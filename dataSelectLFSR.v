==> flow/design.v <==
module dataSelectLFSR (
    input clk,
    input reset,
    input write,
    input pushin,
    input [6:0] data,
    input [63:0] initialData,
    output [63:0] rnd1
    );
reg [63:0] dataSelect, random_next1, random_done1;
reg [3:0] count1, count_next1; 
always @ (posedge clk or posedge reset)
begin
 if (reset)
 begin
 dataSelect <= #1 0;
  end
  else 
  begin
  if (write)
     begin
  dataSelect <= #1 initialData;
  count1 <= #1 0;
 end
 else if (pushin)
 begin
  dataSelect <= #1 random_next1;
  count1 <= #1 count_next1;
 end
end
end
always @ (*)
begin
 random_next1 = #0 dataSelect;  
 count_next1 = #0 count1;
 random_done1 = #0 0;
  random_next1 = #0 { 	(dataSelect[56]^dataSelect[63]^dataSelect[58]^dataSelect[60]^dataSelect[62]) ,
					(dataSelect[55]^dataSelect[62]^dataSelect[57]^dataSelect[59]^dataSelect[61]^dataSelect[63]) ,
					(dataSelect[54]^dataSelect[63]^dataSelect[61]^dataSelect[63]) ,(dataSelect[53]^dataSelect[63]^dataSelect[60]) ,
					(dataSelect[52]^dataSelect[62]^dataSelect[59]^dataSelect[63]) ,(dataSelect[51]^dataSelect[61]^dataSelect[58]^dataSelect[62]) ,
					(dataSelect[50]^dataSelect[60]^dataSelect[57]^dataSelect[61]^dataSelect[63]) ,(dataSelect[49]^dataSelect[59]^dataSelect[58]) ,
					(dataSelect[48]^dataSelect[58]^dataSelect[57]) ,(dataSelect[47]^dataSelect[57]^dataSelect[58]^dataSelect[60]^dataSelect[62]) ,
					(dataSelect[46]^dataSelect[61]^dataSelect[58]^dataSelect[60]^dataSelect[62]^dataSelect[57]^dataSelect[59]) ,
					(dataSelect[45]^dataSelect[61]^dataSelect[62]^dataSelect[57]^dataSelect[59]) ,(dataSelect[44]^dataSelect[61]^dataSelect[62]) ,
					(dataSelect[43]^dataSelect[60]^dataSelect[61]^dataSelect[63]) ,(dataSelect[42]^dataSelect[59]^dataSelect[60]^dataSelect[62]) ,
					(dataSelect[41]^dataSelect[58]^dataSelect[59]^dataSelect[61]^dataSelect[63]) ,
					(dataSelect[40]^dataSelect[57]^dataSelect[58]^dataSelect[60]^dataSelect[62]) ,
					(dataSelect[39]^dataSelect[58]^dataSelect[60]^dataSelect[62]^dataSelect[57]^dataSelect[59]^dataSelect[61]) ,
					(dataSelect[38]^dataSelect[61]^dataSelect[62]^dataSelect[57]^dataSelect[59]) ,(dataSelect[37]^dataSelect[61]^dataSelect[62]) ,
					(dataSelect[36]^dataSelect[61]^dataSelect[60]) ,(dataSelect[35]^dataSelect[60]^dataSelect[59]) ,
					(dataSelect[34]^dataSelect[63]^dataSelect[58]^dataSelect[59]) ,(dataSelect[33]^dataSelect[58]^dataSelect[62]^dataSelect[57]) ,
					(dataSelect[32]^dataSelect[57]^dataSelect[61]^dataSelect[58]^dataSelect[62]^dataSelect[60]) ,
					(dataSelect[31]^dataSelect[61]^dataSelect[57]^dataSelect[59]^dataSelect[58]^dataSelect[62]) ,
					(dataSelect[30]^dataSelect[61]^dataSelect[62]^dataSelect[57]) ,
					(dataSelect[29]^dataSelect[62]^dataSelect[61]^dataSelect[63]^dataSelect[58]) ,
					(dataSelect[28]^dataSelect[61]^dataSelect[60]^dataSelect[62]^dataSelect[57]) ,
					(dataSelect[27]^dataSelect[62]^dataSelect[59]^dataSelect[61]^dataSelect[63]^dataSelect[58]) ,
					(dataSelect[26]^dataSelect[57]^dataSelect[58]^dataSelect[60]^dataSelect[62]^dataSelect[61]) ,
					(dataSelect[25]^dataSelect[58]^dataSelect[62]^dataSelect[57]^dataSelect[59]^dataSelect[61]^dataSelect[63]) ,
					(dataSelect[24]^dataSelect[57]^dataSelect[61]^dataSelect[63]) ,(dataSelect[23]^dataSelect[63]^dataSelect[58]) ,
					(dataSelect[22]^dataSelect[63]^dataSelect[62]^dataSelect[57]) ,(dataSelect[21]^dataSelect[61]^dataSelect[60]^dataSelect[58]) ,
					(dataSelect[20]^dataSelect[60]^dataSelect[57]^dataSelect[59]^dataSelect[63]) ,(dataSelect[19]^dataSelect[60]^dataSelect[59]) ,
					(dataSelect[18]^dataSelect[58]^dataSelect[59]^dataSelect[63]) ,(dataSelect[17]^dataSelect[62]^dataSelect[57]^dataSelect[58]) ,
					(dataSelect[16]^dataSelect[61]^dataSelect[57]^dataSelect[58]^dataSelect[60]^dataSelect[62]) ,
					(dataSelect[15]^dataSelect[58]^dataSelect[62]^dataSelect[57]^dataSelect[59]^dataSelect[61]^dataSelect[63]) ,
					(dataSelect[14]^dataSelect[57]^dataSelect[61]^dataSelect[63]) ,(dataSelect[13]^dataSelect[58]) ,
					(dataSelect[12]^dataSelect[63]^dataSelect[57]) ,(dataSelect[11]^dataSelect[63]^dataSelect[58]^dataSelect[60]) ,
					(dataSelect[10]^dataSelect[62]^dataSelect[57]^dataSelect[59]) ,(dataSelect[09]^dataSelect[61]^dataSelect[60]^dataSelect[62]) ,
					(dataSelect[08]^dataSelect[61]^dataSelect[60]^dataSelect[59]) ,(dataSelect[07]^dataSelect[60]^dataSelect[59]^dataSelect[58]) ,
					(dataSelect[06]^dataSelect[61]^dataSelect[58]^dataSelect[57]^dataSelect[59]^dataSelect[61]^dataSelect[63]) ,
					(dataSelect[05]^dataSelect[60]^dataSelect[57]) ,(dataSelect[04]^dataSelect[59]^dataSelect[58]^dataSelect[60]^dataSelect[62]) ,
					(dataSelect[03]^dataSelect[61]^dataSelect[58]^dataSelect[57]^dataSelect[59]) ,(dataSelect[02]^dataSelect[62]^dataSelect[57]) ,
					(dataSelect[01]^dataSelect[61]^dataSelect[63]^dataSelect[58]^dataSelect[60]^dataSelect[62]) ,
					(dataSelect[00]^dataSelect[61]^dataSelect[60]^dataSelect[62]^dataSelect[57]^dataSelect[59]) ,
					(dataSelect[61]^dataSelect[62]^dataSelect[59]^data[0]) ,
					(dataSelect[58]^dataSelect[60]^dataSelect[61]^dataSelect[63]^data[1]) ,
					(dataSelect[57]^dataSelect[59]^dataSelect[60]^dataSelect[62]^data[2]) ,
					(dataSelect[60]^dataSelect[62]^data[3]^dataSelect[59]^dataSelect[61]^dataSelect[63]) ,
					(dataSelect[59]^dataSelect[61]^dataSelect[63]^data[4]^dataSelect[58]^dataSelect[60]^dataSelect[62]) ,
					(dataSelect[58]^dataSelect[60]^dataSelect[62]^data[5]^dataSelect[57]^dataSelect[59]^dataSelect[61]^dataSelect[63]) ,
					(dataSelect[57]^dataSelect[59]^dataSelect[61]^dataSelect[63]^data[6]) };
  count_next1 = #0 count1 + 1;
 if (count1 == 1)
 begin
  count1 = #0 0;
  random_done1 = #0 dataSelect;  
 end
 else 
 begin 
 end
end
assign rnd1 = dataSelect;
endmodule
### Tool chain data of dataSelectLFSR

What the tools print for dataSelectLFSR, step after step.
Line numbers count from 1 in the design file above.
Operators: Yosys type, input widths -> output width; for muxes data width and select width s.
Library cell names are shortened.
The mark n/a stands for no value.

| set-up | value |
|---|---|
| top module | dataSelectLFSR |
| clock port | clk |
| library | sky130hd |
| library corner | tt_025C_1v80 |

### Word-level counts

Counts by Yosys on the flattened word-level netlist (proc, flatten, opt, wreduce; memories kept). Register bits leave out memories and registers merged into their read ports (data or address). Print and check cells are left out. Cells with the same type and inputs are merged into one.

| storage and ports | value |
|---|---|
| output and inout bits | 64 |
| register bits after elaboration | 64 |
| cells after elaboration | 235 |

| cells by class | value |
|---|---|
| bitwise logic cells | 231 |
| mux-type cells | 2 |
| reduce/logical cells | 1 |

Operator list:

| operator | number |
|---|---|
| $xor 1x1->1 | 231 |
| $mux 64 | 2 |
| $reduce_bool 2->1 | 1 |

### Depth

Longest topological path by Yosys (ltp), each cell counted once; first at word level (registers and memories cut), then after technology mapping (sequential cells cut; the memories' decode and read muxes count).

| depth | value |
|---|---|
| depth in word-level cells | 9 |
| ABC_AREA | 0 |
| depth in mapped cells | 6 |

### After synthesis

Yosys stat after the flow's synthesis: flattened, memories mapped to cells. It holds for the ABC_AREA given above (unset counts as 0); a run with the other value may have another netlist.

| synthesis totals | value |
|---|---|
| sequential part of the area | 1601.5 um2 |
| cell count | 437 |
| cell area after synthesis | 4606.9 um2 |
| flip-flops | 64 |

Cell types:

| cell type | number | total area (um2) |
|---|---|---|
| dfrtp_1 | 64 | 1.6E+03 |
| xnor3_1 | 20 | 450.432 |
| xnor2_1 | 45 | 394.128 |
| mux2i_1 | 33 | 330.317 |
| xor3_1 | 11 | 261.501 |
| nand2_1 | 53 | 198.941 |
| o21ai_0 | 35 | 175.168 |
| xor2_1 | 20 | 175.168 |
| a21oi_1 | 34 | 170.163 |
| nor2_1 | 35 | 131.376 |
| clkbuf_1 | 19 | 71.318 |
| xnor2_2 | 4 | 65.062 |
| xnor2_4 | 2 | 55.053 |
| xor2_4 | 2 | 55.053 |
| buf_6 | 4 | 45.043 |
| a2bb2oi_1 | 5 | 43.792 |
| o31ai_2 | 3 | 37.536 |
| nand2b_1 | 5 | 31.28 |

Other cell types: 21; their cells: 43.

### Path before layout

OpenSTA on the mapped netlist: ideal clock, no wires. The path of least setup slack (recovery checks aside). Input and output delay are each 20% of the period. Register names are those of the netlist, which keeps one name where synthesis merged equal registers.

| timing path after synthesis | value |
|---|---|
| kind | register to register |
| from | reg dataSelect[57] |
| to | reg dataSelect[7] |
| setup time | 0.064 ns |
| launch time at the first pin | 0.000 ns |
| arrival time | 1.822 ns |
| data required time | 3.856 ns |
| stages | 6 |
| slack | 2.034 ns |
| delay of the path | 1.886 ns |
| clock period | 3.92 ns |
| path buffers | 1 |
| period reached after synthesis | 1.886 ns |

"delay of the path" is the arrival time less input delay plus setup time.
"stages": output pins that drive a net of the path, with the launching flip-flop's if there is one; two outputs of one cell count as two.
"period reached after synthesis" = period - worst setup slack (recovery checks aside). The figure is calculated, with input and output delays left at 20% of the set period.
The rows between start and end are the longest chain of elaborated cells between them; the timing report does not say that the signal goes this way. Where chains are equally long, one stands for them.
A line is the first line of the expression or statement that the cell stems from. Yosys adds cells for indexed reads and writes and turns some case tables into memories.
A register here has more assigning lines than the two given.

| between the ends, after synthesis | value |
|---|---|
| cells stage by stage | dfrtp_1 -> buf_6 -> xnor3_2 -> xnor3_1 -> a211oi_1 -> a21o_1 |
| length of the longest elaborated chain | 4 |

Ends and longest elaborated chain, after synthesis:

| what | RTL line | source |
|---|---|---|
| start, declared | 10 | `reg [63:0] dataSelect, random_next1, random_done1;` |
| start, assigned | 22 | `dataSelect <= #1 initialData;` |
| start, assigned | 27 | `dataSelect <= #1 random_next1;` |
| $xor 1x1->1 (2 in a row) | 74 | `(dataSelect[00]^dataSelect[61]^dataSelect[60]^dataSelect[62]^dataSelect[57]^dataSelect[59]) ,` |
| $mux 64 | 25 | `else if (pushin)` |
| $mux 64 | 20 | `if (write)` |
| end, assigned | 22 |  |
| end, assigned | 27 |  |
| end, declared | 10 |  |

### Path in the finished layout

Path of least setup slack in the final report of record 1 (OpenROAD, finished layout, wires in). Where an end is a register, its clock arrival counts in the times.

| timing path post-layout | value |
|---|---|
| kind | register to register |
| from | reg dataSelect[63] |
| to | reg dataSelect[34] |
| clock period | 1.39 ns |
| slack | -0.34 ns |
| path buffers | 1 |
| data required time | 1.66 ns |
| arrival time | 2.00 ns |
| stages | 6 |
| setup time | 0.06 ns |
| launch time at the first pin | 0.33 ns |

The rows between start and end are the longest chain of elaborated cells between them; the timing report does not say that the signal goes this way. Where chains are equally long, one stands for them.
A register here has more assigning lines than the two given.

| between the ends, post-layout | value |
|---|---|
| cells stage by stage | dfrtp_1 -> buf_12 -> xnor3_2 -> xnor3_1 -> a211oi_2 -> a21o_1 |
| length of the longest elaborated chain | 4 |

Ends and longest elaborated chain, post-layout:

| what | RTL line | source |
|---|---|---|
| start, declared | 10 | `reg [63:0] dataSelect, random_next1, random_done1;` |
| start, assigned | 22 | `dataSelect <= #1 initialData;` |
| start, assigned | 27 | `dataSelect <= #1 random_next1;` |
| $xor 1x1->1 (2 in a row) | 57 | `(dataSelect[27]^dataSelect[62]^dataSelect[59]^dataSelect[61]^dataSelect[63]^dataSelect[58]) ,` |
| $mux 64 | 25 | `else if (pushin)` |
| $mux 64 | 20 | `if (write)` |
| end, assigned | 22 |  |
| end, assigned | 27 |  |
| end, declared | 10 |  |

Subject: dataSelectLFSR on sky130hd, stored results

Hello all,

Top module dataSelectLFSR; platform sky130hd; tools Yosys and OpenROAD; 2 stored runs in no particular order. Input and output delays are each 20% of the period that was set; the output load is 0.01 pF.
"achieved period" means the clock period less the worst setup slack. The figure is calculated, with input and output delays left at 20% of the set period.
"allowed time less slack (worst setup path)" is the time allowed to the run's worst setup path (the clock period less input and output delay, where it has them) less its slack. Clock arrival times count: a late capture clock shortens it, a late launch clock lengthens it.
"total power of the final layout" rests on the timing tool's default activity at the inputs, not on a simulated workload.

## Record 1

==> flow/run.sh <==
#!/bin/bash
# the make line also repeats the synthesis and layout settings of config.mk as NAME=value (left out here)
make -C /OpenROAD-flow-scripts/flow DESIGN_CONFIG=/design/flow/config.mk WORK_HOME=/design/flow/orfs CLKGATE_MAP_FILE= finish
==> flow/config.mk <==
export PLATFORM = sky130hd
export DESIGN_NAME = dataSelectLFSR
export DESIGN_NICKNAME = dataSelectLFSR
export VERILOG_FILES = /design/flow/design.v
export SDC_FILE = /design/flow/constraint.sdc
export NUM_CORES = 4
export LEC_CHECK = 0
export CAP_MARGIN = 20
export CORE_MARGIN = 2
export CORE_UTILIZATION = 40
export SLEW_MARGIN = 20
==> flow/constraint.sdc <==
create_clock -name core_clock -period 1.39 [get_ports {clk}]
set_input_delay 0.2780 -clock core_clock [delete_from_list [all_inputs] [get_ports {clk}]]
set_output_delay 0.2780 -clock core_clock [all_outputs]
set_load 0.01 [all_outputs]

| result of record 1 | value |
|---|---|
| allowed time less slack (worst setup path) | 1.73 ns |
| class of the worst setup path | register to register |
| final design utilization | 71.6% |
| setup TNS | -13.603 ns |
| chip area after synthesis (Yosys) | 4606.9 um2 |
| achieved period | 1.726 ns |
| setup slack of the worst path | -0.336 ns |
| total power of the final layout | 22.501 mW |
| standard-cell area after layout | 8109.0 um2 |
| die size | 12392.1 um2 |

## Record 2

==> flow/run.sh <==
#!/bin/bash
# the make line also repeats the synthesis and layout settings of config.mk as NAME=value (left out here)
make -C /OpenROAD-flow-scripts/flow DESIGN_CONFIG=/design/flow/config.mk WORK_HOME=/design/flow/orfs CLKGATE_MAP_FILE= finish
==> flow/config.mk <==
export PLATFORM = sky130hd
export DESIGN_NAME = dataSelectLFSR
export DESIGN_NICKNAME = dataSelectLFSR
export VERILOG_FILES = /design/flow/design.v
export SDC_FILE = /design/flow/constraint.sdc
export NUM_CORES = 4
export LEC_CHECK = 0
export ABC_AREA = 0
export CAP_MARGIN = 5
export CELL_PAD_IN_SITES_GLOBAL_PLACEMENT = 1
export CORE_MARGIN = 2
export CORE_UTILIZATION = 49
export CTS_CLUSTER_SIZE = 71
export GPL_ROUTABILITY_DRIVEN = 1
export GPL_TIMING_DRIVEN = 0
export HOLD_SLACK_MARGIN = -0.08
export PLACE_DENSITY_LB_ADDON = 0.04
export SETUP_SLACK_MARGIN = 0.46
export SLEW_MARGIN = 20
==> flow/constraint.sdc <==
create_clock -name core_clock -period 2.23 [get_ports {clk}]
set_input_delay 0.4460 -clock core_clock [delete_from_list [all_inputs] [get_ports {clk}]]
set_output_delay 0.4460 -clock core_clock [all_outputs]
set_load 0.01 [all_outputs]

| result of record 2 | value |
|---|---|
| allowed time less slack (worst setup path) | 1.82 ns |
| class of the worst setup path | register to register |
| final design utilization | 79.7% |
| setup TNS | 0.000 ns |
| chip area after synthesis (Yosys) | 4606.9 um2 |
| achieved period | 1.818 ns |
| setup slack of the worst path | 0.412 ns |
| total power of the final layout | 12.233 mW |
| standard-cell area after layout | 7330.8 um2 |
| die size | 10193.9 um2 |

Thanks
